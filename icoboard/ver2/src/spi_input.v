==> flow/design.v <==
module spi_input (
	input pi_clk,
	input ico_clk,
	input SEL,
	input MOSI,
	output MISO,
	output reg [63:0] output_pin,
	output wire pmod_sync,
	output wire pmod_sel,
	output wire pmod_MOSI,
	output wire pmod_MISO,
	output wire pmod_piclk,
	output wire rpi_io7,
	output wire rpi_io8,
	output wire rpi_io9,
	output wire rpi_io10
);
	reg [2:0] sync_clk = 3'b000; always @(posedge ico_clk) sync_clk <= {sync_clk[1:0], pi_clk};
	wire sync_clk_rising = (sync_clk[2:1] == 2'b01); wire sync_clk_falling = (sync_clk[2:1] == 2'b10);
	reg [2:0] SELr = 3'b111; always @(posedge ico_clk) SELr <= {SELr[1:0], SEL};
	wire SEL_active = ~SELr[1];
	reg [1:0] MOSIr = 2'b0; always @(posedge ico_clk) MOSIr = {MOSIr[0], MOSI};
	wire MOSI_data = MOSIr[1];
	reg [3:0] bit_count = 4'b0; reg [7:0] byte_data_received = 8'b0;	
	always @(posedge ico_clk) begin
		if (~SEL_active) bit_count <= 4'b0;
		else begin
			if (sync_clk_rising) begin
				bit_count <= bit_count + 1;
				byte_data_received <= {byte_data_received[6:0], MOSI_data};
			end
		end
	end
	reg [7:0] byte_data_send = 8'b0; reg [7:0] message = 8'b0; reg [3:0] mem [0:3];
	wire ready_to_send = (bit_count == 4'b1000);
	always @(posedge ico_clk) begin
		if (~SEL_active) byte_data_send <= 8'b0;
		else begin
			if (ready_to_send) begin
				byte_data_send <= byte_data_received;
				message <= byte_data_received;
				if (byte_data_received[5:4] == 2'b00) mem[byte_data_received[7:6]] <= byte_data_received[3:0];
				if (byte_data_received[5:4] == 2'b01) byte_data_send <= mem[byte_data_received[7:6]];
			end
			if (sync_clk_falling && bit_count >= 4'b1000) byte_data_send <= {byte_data_send[6:0], 1'b0};
		end
	end
	reg sync = 0; reg [1:0] rd_addr = 0;
	always @(posedge ico_clk) begin
		sync <= 0;
		if (rd_addr < 2'b11) rd_addr <= rd_addr + 1'b1;
		else begin
			rd_addr <= 0;
			sync <= 1;
		end
		output_pin[0:15]  <= {16{mem[0][rd_addr]}};
		output_pin[31:16] <= {16{mem[1][rd_addr]}};
		output_pin[47:32] <= {16{mem[2][rd_addr]}};
		output_pin[63:48] <= {16{mem[3][rd_addr]}};
	end
	assign pmod_sync = sync;
	assign MISO = byte_data_send[7];
	assign pmod_sel = SEL;
	assign pmod_MOSI = MOSI;
	assign pmod_MISO = MISO;
	assign pmod_piclk = pi_clk;
	assign rpi_io7 = mem[0][0];
	assign rpi_io8 = mem[0][1];
	assign rpi_io9 = mem[0][2];
	assign rpi_io10 = mem[0][3];
endmodule
From RTL to reports: spi_input
The steps from the RTL of spi_input to its reports follow in flow order.
Line numbers count from 1 in the design file above.
Library cell names are shortened.
{ "design": {"design": "spi_input", "clock_port": "ico_clk", "library": "sky130hd", "pvt_corner": "tt_025C_1v80"} }

After elaboration
Counts by Yosys on the flattened word-level netlist (proc, flatten, opt, wreduce; memories kept). Register bits leave out memories and registers merged into their read ports (data or address). Print and check cells are left out. Cells with the same type and inputs are merged into one.
Memory sizes are those after Yosys's memory passes, which may raise the word count (mostly to a power of two), join words into wider ones and drop unused or constant bits.
{ "bits": {"ff_bits": 79, "ramBits": 16, "n_memories": 1, "out_inout_bits": 74, "wordCells": 42} }
{ "op_classes": {"n_addsub": 2, "n_cmp": 2, "eq_ne": 4, "shift": 4, "n_mux": 13, "n_logic": 1, "n_reduce_logical": 5} }
{ "memory_table": {"columns": ["memory", "size", "word_bits", "line_no", "rtl"], "rows": [
  ["mem", 4, 4, 34, "reg [7:0] byte_data_send = 8'b0; reg [7:0] message = 8'b0; reg [3:0] mem [0:3];"]
]} }
{ "ops": {"columns": ["operator", "n"], "rows": [
  ["8-bit 2-to-1 mux", 3],
  ["4-bit by 2-bit variable part select with 1-bit output", 4],
  ["4-bit 2-to-1 mux", 3],
  ["2-bit 2-to-1 mux", 3],
  ["2-bit by 1-bit equality test with 1-bit output (second input constant)", 2],
  ["4-bit by 1-bit adder with 4-bit output (second input constant)", 1],
  ["4-bit >= comparator (second input constant)", 1],
  ["4-bit equality test (second input constant)", 1],
  ["1-bit 2-to-1 mux", 4],
  ["2-bit by 1-bit adder with 2-bit output (second input constant)", 1],
  ["2-bit < comparator (second input constant)", 1],
  ["2-bit equality test (second input constant)", 1],
  ["2-bit logical NOT", 1],
  ["2-bit AND reduction", 1],
  ["2-bit nonzero test", 1],
  ["2-bit OR reduction", 1],
  ["1-bit logical AND", 1],
  ["1-bit inverter", 1]
]} }

Longest topological paths
Longest topological path by Yosys (ltp), each cell counted once; first at word level (registers and memories cut), then after technology mapping (sequential cells cut; the memories' decode and read muxes count).
{ "logic_depth": {"ltp_word": 4, "abc_area": 0, "depth_mapped": 6, "ltp_nobuf": 5} }

Synthesis result
Yosys stat after the flow's synthesis: flattened, memories mapped to cells. It holds for the ABC_AREA given above (unset counts as 0); a run with the other value may have another netlist.
{ "synth_totals": {"mapped_cells": 194, "area_um2": 2389.8, "flip_flops": 50} }
{ "types": {"columns": ["type", "n", "area_total_um2"], "rows": [
  ["edfxtp_1", 24, 720.691],
  ["dfxtp_1", 26, 520.499],
  ["buf_4", 65, 487.968],
  ["mux4_2", 8, 180.173],
  ["mux2i_1", 5, 50.048],
  ["nor3_2", 4, 40.038],
  ["ha_1", 3, 37.536],
  ["a311oi_1", 4, 35.034],
  ["nor2_1", 9, 33.782],
  ["nand3_1", 5, 25.024],
  ["and4b_1", 2, 20.019],
  ["nand3b_4", 1, 20.019],
  ["a31oi_1", 3, 18.768],
  ["inv_1", 5, 18.768],
  ["nand2_1", 5, 18.768],
  ["nand2b_1", 3, 18.768],
  ["o22ai_1", 3, 18.768],
  ["clkbuf_1", 4, 15.014]
]} }
Other cell types: 12; their cells: 15.

Worst setup path after synthesis
OpenSTA on the mapped netlist: ideal clock, no wires. The path of least setup slack (recovery checks aside). Input and output delay are each 20% of the period. Register names are those of the netlist, which keeps one name where synthesis merged equal registers.
{ "synth_timing": {"path_kind": "register to register", "startpoint": "reg bit_count[0]", "endpoint": "mem mem[0][0]", "period_ps": 2000, "setup_time_ps": 333, "launch_ps": 0, "arrival_time_ps": 1391, "required_time_ps": 1667, "setup_slack_ps": 276, "path_delay_ps": 1724, "stages": 6, "n_path_buf": 0, "period_less_setup_slack_ps": 1724} }
"path_delay_ps" = arrival - input delay + setup time.
"stages" counts driving pins, that of a launching flip-flop among them; a cell with two outputs on the path counts twice.
"period_less_setup_slack_ps" is the clock period less the worst setup slack; recovery checks do not enter. This is arithmetic on one report: input and output delays are still those of the set period (20% each).
The rows between start and end are the longest chain of elaborated cells between them; the timing report does not say that the signal goes this way. Where chains are equally long, one stands for them.
A line is the first line of the expression or statement that the cell stems from. Yosys adds cells for indexed reads and writes and turns some case tables into memories.
Only ways into the end's enable, where the timed path ends, are counted here.
{ "synth_via": {"cell_sequence": "dfxtp_1 inv_1 ha_1 nand3b_4 or4_4 nor3_2", "elab_chain_len": 3, "cells_between": 5, "cone_lines": 3, "cone_classes": "eq/ne (1); mux (4)"} }
{ "synth_rtl": {"columns": ["item", "line_no", "rtl"], "rows": [
  ["start: declaration", 24, "reg [3:0] bit_count = 4'b0; reg [7:0] byte_data_received = 8'b0;"],
  ["start: assignment", 26, "if (~SEL_active) bit_count <= 4'b0;"],
  ["start: assignment", 29, "bit_count <= bit_count + 1;"],
  ["4-bit equality test", 35, "wire ready_to_send = (bit_count == 4'b1000);"],
  ["2-bit 2-to-1 mux", 39, "if (ready_to_send) begin"],
  ["2-bit 2-to-1 mux", 37, "if (~SEL_active) byte_data_send <= 8'b0;"],
  ["end: declaration", 34, "reg [7:0] byte_data_send = 8'b0; reg [7:0] message = 8'b0; reg [3:0] mem [0:3];"]
]} }

Path in the finished layout
From the final timing report of flow run A: the path of least setup slack in the routed layout; clock arrival at registers is part of the times.
The path's times are printed in steps of 10 ps; the period is the one set.
{ "layout_timing": {"path_kind": "register to register", "startpoint": "reg bit_count[0]", "endpoint": "mem mem[1][2]", "period_ps": 1920, "setup_time_ps": 330, "launch_ps": 280, "arrival_time_ps": 1850, "required_time_ps": 1880, "setup_slack_ps": 30, "stages": 6, "n_path_buf": 0} }
The rows between start and end are the longest chain of elaborated cells between them; the timing report does not say that the signal goes this way. Where chains are equally long, one stands for them.
Only ways into the end's enable, where the timed path ends, are counted here.
{ "layout_via": {"cell_sequence": "dfxtp_1 inv_1 ha_1 nand3b_4 or4_4 nor3_2", "elab_chain_len": 3, "cells_between": 5, "cone_lines": 3, "cone_classes": "eq/ne (1); mux (4)"} }
{ "layout_rtl": {"columns": ["item", "line_no", "rtl"], "rows": [
  ["start: declaration", 24, "reg [3:0] bit_count = 4'b0; reg [7:0] byte_data_received = 8'b0;"],
  ["start: assignment", 26, "if (~SEL_active) bit_count <= 4'b0;"],
  ["start: assignment", 29, "bit_count <= bit_count + 1;"],
  ["4-bit equality test", 35, "wire ready_to_send = (bit_count == 4'b1000);"],
  ["2-bit 2-to-1 mux", 39, "if (ready_to_send) begin"],
  ["2-bit 2-to-1 mux", 37, "if (~SEL_active) byte_data_send <= 8'b0;"],
  ["end: declaration", 34, "reg [7:0] byte_data_send = 8'b0; reg [7:0] message = 8'b0; reg [3:0] mem [0:3];"]
]} }

Data sheet: physical implementation of spi_input

Top module spi_input; platform sky130hd; tools Yosys and OpenROAD; 2 stored runs in no particular order. Input and output delays are each 20% of the period that was set; the output load is 0.01 pF.
"timing.achieved_period_ps" means the clock period less the worst setup slack. The figure is calculated, with input and output delays left at 20% of the set period.
[
  {
    "run": "flow run A",
    "settings": { "period_ns": 1.92, "SETUP_SLACK_MARGIN": 0.01, "CAP_MARGIN": 20, "CORE_MARGIN": 2, "CORE_UTILIZATION": 40, "SLEW_MARGIN": 20 },
    "results": { "synth_chip_area_um2": 2389.8, "die_um2": 6608.9, "post_route_stdcell_area_um2": 2877.8, "finish.utilization_pct": 49.2, "fin_ws_ps": 33, "hold_worst_slack_ps": 330, "timing.achieved_period_ps": 1887 }
  },
  {
    "run": "flow run B",
    "settings": { "period_ns": 2.12, "CORE_UTILIZATION": 68, "SETUP_SLACK_MARGIN": 0.34, "CORE_ASPECT_RATIO": 0.99, "CELL_PAD_IN_SITES_GLOBAL_PLACEMENT": 2, "CELL_PAD_IN_SITES_DETAIL_PLACEMENT": 1, "TNS_END_PERCENT": 10, "GPL_TIMING_DRIVEN": 1, "GPL_ROUTABILITY_DRIVEN": 1, "CTS_CLUSTER_DIAMETER": 36, "CAP_MARGIN": 20, "CORE_MARGIN": 2, "SLEW_MARGIN": 20 },
    "outcome": "not finished: placement ended with error GPL-0301"
  }
]
