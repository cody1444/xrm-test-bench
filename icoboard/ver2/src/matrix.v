==> flow/design.v <==
module matrix #(
	parameter ADDR_DEPTH = 4,
	parameter MAX_ADDR = (2**ADDR_DEPTH) - 1
)(
	input clk_100mhz,
	input [7:0] RPI_IO,
	input write_strobe,
	output pmod1_1,
	output pmod1_7,
	output reg [63:0] output_pin
);
	reg sync = 0;
	reg r_write_strobe = 0;
	reg [7:0] mem [MAX_ADDR:0];
	reg [ADDR_DEPTH-1:0] wr_addr = 0;
	reg [ADDR_DEPTH-1:0] rd_addr = 0;
	always @(posedge clk_100mhz) begin
		sync <= 0;
		r_write_strobe <= write_strobe;
		if (write_strobe == 1'b1 && r_write_strobe == 1'b0) begin
			mem[wr_addr] <= RPI_IO;
			wr_addr <= wr_addr + 1'b1;
		end
		if (rd_addr<MAX_ADDR) begin
			rd_addr <= rd_addr + 1'b1;
		end else begin
			rd_addr <= 0;
			sync <= 1;
		end
		output_pin[7:0] = mem[rd_addr];
		output_pin[15:8] <= mem[rd_addr];
		output_pin[23:16] <= mem[rd_addr];
		output_pin[31:24] <= mem[rd_addr];
		output_pin[39:32] <= mem[rd_addr];
		output_pin[47:40] <= mem[rd_addr];
		output_pin[55:48] <= mem[rd_addr];
		output_pin[63:56] <= mem[rd_addr];
	end
	assign pmod1_1 = sync;
	assign pmod1_7 = mem[rd_addr][0];
endmodule
From RTL to reports: matrix --
Tool output for the design above, in the order of the flow. Line numbers count from 1 in the design file above. Operators carry their Yosys type and port widths (W data, S select, Z words). Cell names lack the library's common part. A cell with - has no value.
Inputs: top matrix, clock port clk_100mhz, cell library sky130hd, library corner tt_025C_1v80

After elaboration --
Source: Yosys, flattened and elaborated, memories not mapped. Widths are those after wreduce; folded enables and synchronous resets count as part of the registers. Registers that Yosys merges into a memory's read port (data or address) are not register bits. Print and check cells do not count. Equal cells are merged and count once. Memory sizes are those after Yosys's memory passes, which may raise the word count (mostly to a power of two), join words into wider ones and drop unused or constant bits.
Word-level totals: bits in writable memories 128, output and inout port bits 66, memories 1, register bits after elaboration 74
Memory list:
- mem | depth 16, bits a word 8, read ports 1, wr ports 1, RTL line 14 | reg [7:0] mem [MAX_ADDR:0];
Operators by class: reductions and logical operators 1, multiplexer cells 4, add/subtract/negate cells 2, magnitude comparators 1, bitwise operators 1
Operators by type and width (number):
- $add A4 B1 Y4 const B | 2
- $mux W8 | 1
- $lt A4 B4 Y1 const B | 1
- $mux W4 | 1
- $mux W1 | 2
- $logic_and A1 B1 Y1 | 1
- $not A1 Y1 | 1

Depth --
Longest topological path by Yosys (ltp), each cell counted once; first at word level (registers and memories cut), then after technology mapping (sequential cells cut; the memories' decode and read muxes count).
Depth: depth in word-level cells 3, ABC_AREA 0, gate-level depth with buffers 6, gate-level depth less buffers 4

After synthesis --
The flow's flattened synthesis, as Yosys stat reports it; memories are mapped. The netlist is that of the ABC_AREA named above (0 if unset); the other value can give another one.
Cell types:
- edfxtp_1 | number 132, area in all 3.96E+03 sq um
- buf_4 | number 58, area in all 435.418 sq um
- mux4_1 | number 13, area in all 341.578 sq um
- dfxtp_1 | number 14, area in all 280.269 sq um
- mux4_2 | number 12, area in all 270.259 sq um
- mux2i_1 | number 22, area in all 220.211 sq um
- and2_1 | number 17, area in all 106.352 sq um
- ha_1 | number 5, area in all 62.56 sq um
- a32oi_1 | number 7, area in all 61.309 sq um
- a22oi_1 | number 7, area in all 52.55 sq um
- o21ai_1 | number 7, area in all 35.034 sq um
- buf_6 | number 2, area in all 22.522 sq um
- buf_12 | number 1, area in all 20.019 sq um
- buf_2 | number 4, area in all 20.019 sq um
- xor2_1 | number 2, area in all 17.517 sq um
- and3_1 | number 2, area in all 12.512 sq um
- nor2b_1 | number 2, area in all 12.512 sq um
- clkbuf_1 | number 3, area in all 11.261 sq um
Other cell types: 12; their cells: 19.
Synthesis totals: sequential part of the area 4244.1 sq um, buffers 68, flip-flop cells 146, mapped area 6050.8 sq um, standard cells after synthesis 329

Worst setup path after synthesis --
Path of least setup slack by OpenSTA after synthesis, without wires, with an ideal clock, recovery checks aside; 20% of the period is set as input and as output delay. Where synthesis merged equal registers, the netlist keeps one of their names.
Timing path post-synthesis: path type reg2out, from register rd_addr[0], to output port pmod1_7, driving pins on the path 6, data required time 1368 ps, data arrival time 1427 ps, buffers on the path 2, slack -59 ps, launch time at the first pin 0 ps, period 1710 ps, output delay 342 ps, path delay 1427 ps, synthesis period reached 1769 ps
"path delay" = arrival - input delay + setup time. A path that ends at an output port has no setup time. "driving pins on the path" counts driving pins, that of a launching flip-flop among them; a cell with two outputs on the path counts twice. "synthesis period reached" is the clock period less the worst setup slack; recovery checks do not enter. This is arithmetic on one report: input and output delays are still those of the set period (20% each). The rows between start and end are the longest chain of elaborated cells between them; the timing report does not say that the signal goes this way. Where chains are equally long, one stands for them. Each line given opens the expression or statement behind the cell; cells for indexed reads and writes are added by Yosys, which also makes memories of some case tables. A memory read counts as a cell of the chain, while the word-level depth stops at memories.
Between the ends, post-synthesis: cells stage by stage dfxtp_1 > buf_6 > buf_12 > mux4_1 > mux2i_1 > o21ai_1, cells in the longest elaborated chain 1, elaborated cells on any way between the ends 1, source lines of those cells 1, classes of those cells memory: 1
Ends and longest elaborated chain, post-synthesis:
- start, declared | RTL line 16 | reg [ADDR_DEPTH-1:0] rd_addr = 0;
- start, assigned | RTL line 25 | rd_addr <= rd_addr + 1'b1;
- start, assigned | RTL line 27 | rd_addr <= 0;
- $mem_v2 Z16 W8 | RTL line 14 | reg [7:0] mem [MAX_ADDR:0];
- end, declared | RTL line 9 | output pmod1_7,

Path in the finished layout --
From the final timing report of flow run B: the path of least setup slack in the routed layout; clock arrival at registers is part of the times. The path's times are printed in steps of 10 ps; the period is the one set.
Timing path post-layout: path type reg2out, from register rd_addr[0], to output port pmod1_7, slack -510 ps, data arrival time 1840 ps, launch time at the first pin 410 ps, data required time 1330 ps, buffers on the path 2, period 1660 ps, driving pins on the path 6, output delay 330 ps
The rows between start and end are the longest chain of elaborated cells between them; the timing report does not say that the signal goes this way. Where chains are equally long, one stands for them. A memory read counts as a cell of the chain, while the word-level depth stops at memories.
Between the ends, post-layout: cells stage by stage dfxtp_4 > buf_12 > mux4_2 > a32oi_2 > o21ai_2 > buf_2, cells in the longest elaborated chain 1, elaborated cells on any way between the ends 1, source lines of those cells 1, classes of those cells memory: 1
Ends and longest elaborated chain, post-layout:
- start, declared | RTL line 16 | reg [ADDR_DEPTH-1:0] rd_addr = 0;
- start, assigned | RTL line 25 | rd_addr <= rd_addr + 1'b1;
- start, assigned | RTL line 27 | rd_addr <= 0;
- $mem_v2 Z16 W8 | RTL line 14 | reg [7:0] mem [MAX_ADDR:0];
- end, declared | RTL line 9 | output pmod1_7,

Add stored flow runs of matrix

Below are 2 stored runs of the flow (Yosys, OpenROAD; platform sky130hd) on matrix, each with its settings and what was measured, unordered. Constraints: input delay and output delay 20% of the set period each, output load 0.01 pF.
"period achieved" means the clock period less the worst setup slack. The figure is calculated, with input and output delays left at 20% of the set period.
"time of the worst setup path" is the time allowed to the run's worst setup path (the clock period less input and output delay, where it has them) less its slack. Clock arrival times count: a late capture clock shortens it, a late launch clock lengthens it.
By "power consumption" is meant OpenSTA's value without simulated activity: inputs other than the clock are taken to toggle once in ten clock periods, and the tool carries that through the logic.
"time of the worst setup path" is known to 10 ps.

* Flow run A | settings: period_ns 1.87; CORE_UTILIZATION 64; SETUP_SLACK_MARGIN 0.4; CELL_PAD_IN_SITES_GLOBAL_PLACEMENT 3; TNS_END_PERCENT 100; CTS_CLUSTER_SIZE 38; CTS_CLUSTER_DIAMETER 60; MIN_ROUTING_LAYER met2; CAP_MARGIN 20; CORE_MARGIN 2; SLEW_MARGIN 20 | did not finish, placement stopped with GPL-0301
* Flow run B | settings: period_ns 1.66; CORE_UTILIZATION 28; PLACE_DENSITY_LB_ADDON 0.17; HOLD_SLACK_MARGIN 0.22; CORE_ASPECT_RATIO 1.15; CORE_MARGIN 7; CELL_PAD_IN_SITES_DETAIL_PLACEMENT 0; GPL_ROUTABILITY_DRIVEN 1; CTS_CLUSTER_DIAMETER 86; SLEW_MARGIN 0; MAX_ROUTING_LAYER met5; CAP_MARGIN 20 | results: netlist area reported by Yosys 6,050.8 sq um; area of the die 25,932.1 sq um; standard-cell area after layout 7,840.0 sq um; post-route utilization 37.0 %; setup slack of the worst path -511 ps; total negative slack on setup checks -1,034 ps; worst hold slack in the final report 388 ps; power consumption 8.256 mW; period achieved 2,171 ps; time of the worst setup path 1,840 ps; type of the worst setup path reg2out
