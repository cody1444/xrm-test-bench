==> flow/design.v <==
module receive (
    input wire i_clk,
    input wire uart_rx,
    output reg LED1,
    output reg LED2,
    output reg LED3,
    output reg LED4,
    output reg LED5
);
    wire valid;
    wire [7:0] received_byte;
    reg [7:0] buffer [0:9];  
    reg [3:0] buf_index = 0;  
    uart_rx my_uart (
        .clk(i_clk),
        .uart_rx(uart_rx),
        .valid(valid),
        .data(received_byte)
    );
    always @(posedge i_clk) begin
        if (valid) begin
            if (received_byte == 8'h0A) begin   
                if (buffer[0] == "L" && buffer[1] == "E" && buffer[2] == "D") begin
                    case (buffer[3])   
                        "1": begin
                            if (buffer[5] == "O" && buffer[6] == "N")  LED1 <= 1;
                            if (buffer[5] == "O" && buffer[6] == "F")  LED1 <= 0;
                        end
                        "2": begin
                            if (buffer[5] == "O" && buffer[6] == "N")  LED2 <= 1;
                            if (buffer[5] == "O" && buffer[6] == "F")  LED2 <= 0;
                        end
                        "3": begin
                            if (buffer[5] == "O" && buffer[6] == "N")  LED3 <= 1;
                            if (buffer[5] == "O" && buffer[6] == "F")  LED3 <= 0;
                        end
                        "4": begin
                            if (buffer[5] == "O" && buffer[6] == "N")  LED4 <= 1;
                            if (buffer[5] == "O" && buffer[6] == "F")  LED4 <= 0;
                        end
                        "5": begin
                            if (buffer[5] == "O" && buffer[6] == "N")  LED5 <= 1;
                            if (buffer[5] == "O" && buffer[6] == "F")  LED5 <= 0;
                        end
                    endcase
                end
                buf_index <= 0;   
            end else begin
                buffer[buf_index] <= received_byte;   
                if (buf_index < 9) begin
                    buf_index <= buf_index + 1;
                end
            end
        end
    end
endmodule
module uart_rx (
    input wire clk,           
    input wire uart_rx,       
    output reg [7:0] data,    
    output reg valid          
);
    parameter CLK_FREQ = 12000000;   
    parameter BAUD_RATE = 9600;      
    parameter CLKS_PER_BIT = CLK_FREQ / BAUD_RATE;  
    parameter IDLE        = 2'b00;
    parameter START_BIT   = 2'b01;
    parameter DATA_BITS   = 2'b10;
    parameter STOP_BIT    = 2'b11;
    reg [1:0] state = IDLE;
    reg [15:0] baud_counter = 0;
    reg [3:0] bit_index = 0;
    reg [7:0] shift_reg = 0;
    always @(posedge clk) begin
        case (state)
            IDLE: begin
                valid <= 0;
                if (uart_rx == 0) begin   
                    state <= START_BIT;
                    baud_counter <= 0;
                end
            end
            START_BIT: begin
                if (baud_counter < CLKS_PER_BIT / 2) begin
                    baud_counter <= baud_counter + 1;
                end else begin
                    baud_counter <= 0;
                    state <= DATA_BITS;
                    bit_index <= 0;
                end
            end
            DATA_BITS: begin
                if (baud_counter < CLKS_PER_BIT) begin
                    baud_counter <= baud_counter + 1;
                end else begin
                    baud_counter <= 0;
                    shift_reg <= {uart_rx, shift_reg[7:1]};  
                    bit_index <= bit_index + 1;
                    if (bit_index == 7) begin   
                        state <= STOP_BIT;
                    end
                end
            end
            STOP_BIT: begin
                if (baud_counter < CLKS_PER_BIT) begin
                    baud_counter <= baud_counter + 1;
                end else begin
                    baud_counter <= 0;
                    data <= shift_reg;   
                    valid <= 1;          
                    state <= IDLE;       
                end
            end
            default: state <= IDLE;
        endcase
    end
endmodule
== Reports on receive ==
The steps from the RTL of receive to its reports follow in flow order.
Line numbers count from 1 in the design file above.
Library cell names are shortened.
The mark -- stands for no value.
Design
  design top: receive
  clock port: i_clk
  cell library: sky130hd
  library corner: tt_025C_1v80

== Elaborated design ==
Yosys after proc, flatten, opt, wreduce and memory -nomap, before mapping. Memory bits, and registers merged into a memory's read port (data or address), are not among the register bits. Print and check cells are not counted. Equal cells are merged and count once.
Memory sizes are those after Yosys's memory passes, which may raise the word count (mostly to a power of two), join words into wider ones and drop unused or constant bits.
Operators by class
  multiplexer cells: 23
  eq/ne operators: 21
  reduce/logical cells: 23
  bitwise gates (word level): 1
  $lt $le $gt $ge: 3
  add/sub/neg operators: 3
Operators by type and width (number)
  == test 8 x 7 -> 1 bit (second input constant): 6
  case mux 16 bit (select 3 bit): 1
  2-to-1 mux 16 bit: 3
  == test 8 x 6 -> 1 bit (second input constant): 5
  AND reduction 5 bit: 5
  2-to-1 mux 4 bit: 5
  adder 16 x 1 -> 16 bit (second input constant): 1
  less-than comparator 16 x 10 -> 1 bit (second input constant): 1
  less-than comparator 16 x 11 -> 1 bit (second input constant): 1
  2-to-1 mux 8 bit: 2
  AND reduction 2 bit: 5
  2-to-1 mux 2 bit: 5
  inequality test 2 bit (second input constant): 4
  nonzero test 2 bit: 4
  adder 4 x 1 -> 4 bit (second input constant): 2
  == test 8 x 4 -> 1 bit (second input constant): 1
  case mux 4 bit (select 2 bit): 1
  case mux 2 bit (select 4 bit): 1
  AND reduction 6 bit: 1
  logical AND 1 bit: 4
  == test 2 bit (second input constant): 2
  == test 4 x 3 -> 1 bit (second input constant): 1
  less-than comparator 4 bit (second input constant): 1
  nonzero test 4 bit: 1
  2-to-1 mux 1 bit: 4
  AND reduction 3 bit: 1
  == test 2 x 1 -> 1 bit (second input constant): 1
  inequality test 2 x 1 -> 1 bit (second input constant): 1
Other operator kinds: 4; their cells: 4.
Word-level totals
  output and inout bits: 5
  memories: 1
  word-level cells: 87
  memory bits (writable): 128
  register bits after elaboration: 48
  bits of input ports: 2
Memories
  buffer: words 16, bits a word 8, RTL line 12  | reg [7:0] buffer [0:9];

== Depth ==
Longest topological path by Yosys (ltp), each cell counted once; first at word level (registers and memories cut), then after technology mapping (sequential cells cut; the memories' decode and read muxes count).
Logic depth
  depth in word-level cells: 4
  ABC_AREA: 0
  gate-level depth with buffers: 7
  gate-level depth less buffers: 6

== Netlist ==
Yosys stat after the flow's synthesis: flattened, memories mapped to cells. It holds for the ABC_AREA given above (unset counts as 0); a run with the other value may have another netlist.
Synthesis totals
  buffers: 4
  sequential area: 2882.8 um2
  mapped cells: 241
  synthesis area: 3963.8 um2
  flip-flop cells: 96
Cells by type
  edfxtp_1: number 96, total area 2.88E+03 um2
  ha_1: number 13, total area 162.656 um2
  nor3_2: number 10, total area 100.096 um2
  xor2_1: number 9, total area 78.826 um2
  and2_1: number 11, total area 68.816 um2
  nor4bb_1: number 5, total area 50.048 um2
  inv_1: number 10, total area 37.536 um2
  nand4_1: number 6, total area 37.536 um2
  nor4_1: number 6, total area 37.536 um2
  nand3_1: number 7, total area 35.034 um2
  nor4b_1: number 4, total area 35.034 um2
  xnor2_1: number 4, total area 35.034 um2
  nor2_1: number 9, total area 33.782 um2
  or4_4: number 3, total area 33.782 um2
  and3_1: number 5, total area 31.28 um2
  a2111oi_4: number 1, total area 27.526 um2
  nand2_1: number 7, total area 26.275 um2
  and4b_1: number 2, total area 20.019 um2
Not listed: further types 20, cells in them 33.
The figures by module come from a second, unflattened synthesis with its own total; it is not the netlist above.
Unflattened totals
  cell total of the unflattened synthesis: 245
  area total of the unflattened synthesis: 3903.7 um2
Rows give one instance, submodules left out.
By module
  receive: instances 1, sequential area 1711.6 um2, area 2138.3 um2, cells 118
  uart_rx: instances 1, sequential area 1171.1 um2, area 1765.4 um2, cells 127

== Worst setup path after synthesis ==
Path of least setup slack by OpenSTA after synthesis, without wires, with an ideal clock, recovery checks aside; 20% of the period is set as input and as output delay. Where synthesis merged equal registers, the netlist keeps one of their names.
Timing path after synthesis
  path type: register -> register
  from: register my_uart.state[0]
  to: register my_uart.baud_counter[0]
  setup time: 0.414 ns
  stages: 5
  arrival time: 1.983 ns
  period: 3.02 ns
  buffers on the path: 0
  time at the first pin: 0.000 ns
  path slack: 0.624 ns
  delay of the path: 2.397 ns
  required time: 2.606 ns
  synthesis period reached: 2.396 ns
"delay of the path" is the arrival time less input delay plus setup time.
"stages": output pins that drive a net of the path, with the launching flip-flop's if there is one; two outputs of one cell count as two.
"synthesis period reached" is the clock period less the worst setup slack; recovery checks do not enter. This is arithmetic on one report: input and output delays are still those of the set period (20% each).
Between the ends stands the longest chain of elaborated cells between them, by number of cells; it is not shown to be the way that was timed. Of several equally long chains one is given.
Each line given opens the expression or statement behind the cell; cells for indexed reads and writes are added by Yosys, which also makes memories of some case tables.
A register here has more assigning lines than the two given.
Only ways into the end's enable, where the timed path ends, are counted here.
On the way, after synthesis
  cells stage by stage: edfxtp_1 -> inv_1 -> ha_1 -> nand2_1 -> a21boi_0
  length of the longest elaborated chain: 3
  elaborated cells between the ends (all ways): 7
  source lines of those cells: 1
  those cells by class: 4 x eq/ne; 3 x reduce/logical
Ends and longest elaborated chain, after synthesis
  from (decl): RTL line 70  | reg [1:0] state = IDLE;
  from (assign): RTL line 79  | state <= START_BIT;
  from (assign): RTL line 88  | state <= DATA_BITS;
  logical NOT 2 bit: RTL line 75  | case (state)
  nonzero test 4 bit
  AND reduction 2 bit
  to (assign): RTL line 85  | baud_counter <= baud_counter + 1;
  to (assign): RTL line 94  | baud_counter <= baud_counter + 1;
  to (decl): RTL line 71  | reg [15:0] baud_counter = 0;

== Worst path after layout ==
Path of least setup slack in the final report of flow run 1 (OpenROAD, finished layout, wires in). Where an end is a register, its clock arrival counts in the times.
Timing path post-layout
  path type: register -> register
  from: register my_uart.baud_counter[0]
  to: register my_uart.baud_counter[1]
  time at the first pin: 0.36 ns
  stages: 8
  required time: 2.52 ns
  path slack: 0.29 ns
  buffers on the path: 1
  arrival time: 2.24 ns
  setup time: 0.24 ns
  period: 2.41 ns
Between the ends stands the longest chain of elaborated cells between them, by number of cells; it is not shown to be the way that was timed. Of several equally long chains one is given.
A register here has more assigning lines than the two given.
On the way, post-layout
  cells stage by stage: edfxtp_1 -> inv_1 -> ha_1 -> nor4b_1 -> or4_4 -> a32oi_2 -> buf_4 -> nor3b_1
  length of the longest elaborated chain: 3
  elaborated cells between the ends (all ways): 6
  those cells by class: 1 x add/sub; 2 x compare; 3 x mux
Ends and longest elaborated chain, post-layout
  from (decl): RTL line 71  | reg [15:0] baud_counter = 0;
  from (assign): RTL line 85  | baud_counter <= baud_counter + 1;
  from (assign): RTL line 94  | baud_counter <= baud_counter + 1;
  adder 16 x 1 -> 16 bit: RTL line 106  | baud_counter <= baud_counter + 1;
  2-to-1 mux 16 bit: RTL line 105  | if (baud_counter < CLKS_PER_BIT) begin
  case mux 16 bit (select 3 bit): RTL line 75  | case (state)
  to (assign): RTL line 85
  to (assign): RTL line 94
  to (decl): RTL line 71

## Implementation results

receive through Yosys and OpenROAD on sky130hd: 2 stored runs, unordered, with their settings and measured results. The constraints put input and output delay at 20% of the set period each and load the outputs with 0.01 pF.
"achieved clock period" = clock period - worst setup slack. The figure is calculated, with input and output delays left at 20% of the set period.
"worst setup path time" means the part of the period allowed to the worst setup path (the constraints hold back 20% at inputs and 20% at outputs) less its slack; where the path has registers, the arrival times of their clocks count too.
[flow run 1] settings: period_ns=2.41, SETUP_SLACK_MARGIN=0.21, CAP_MARGIN=20, CORE_MARGIN=2, CORE_UTILIZATION=40, SLEW_MARGIN=20
[flow run 1] result: chip area after synthesis (Yosys) 3963.8 um2, die area 10721.6 um2, standard-cell area of the final layout 4484.3 um2, worst setup slack after layout 0.285 ns, total negative slack 0.000 ns, achieved clock period 2.125 ns, worst setup path time 2.12 ns, worst setup path kind register -> register
[flow run 2] settings: period_ns=2.38, CORE_UTILIZATION=32, SETUP_SLACK_MARGIN=0.45, PLACE_DENSITY_LB_ADDON=0.22, HOLD_SLACK_MARGIN=0.18, CORE_ASPECT_RATIO=0.54, CORE_MARGIN=7, CELL_PAD_IN_SITES_GLOBAL_PLACEMENT=1, CAP_MARGIN=40, SLEW_MARGIN=5, MAX_ROUTING_LAYER=met5
[flow run 2] result: chip area after synthesis (Yosys) 3963.8 um2, die area 15848.1 um2, standard-cell area of the final layout 4854.7 um2, worst setup slack after layout 0.353 ns, total negative slack 0.000 ns, achieved clock period 2.027 ns, worst setup path time 2.03 ns, worst setup path kind register -> register
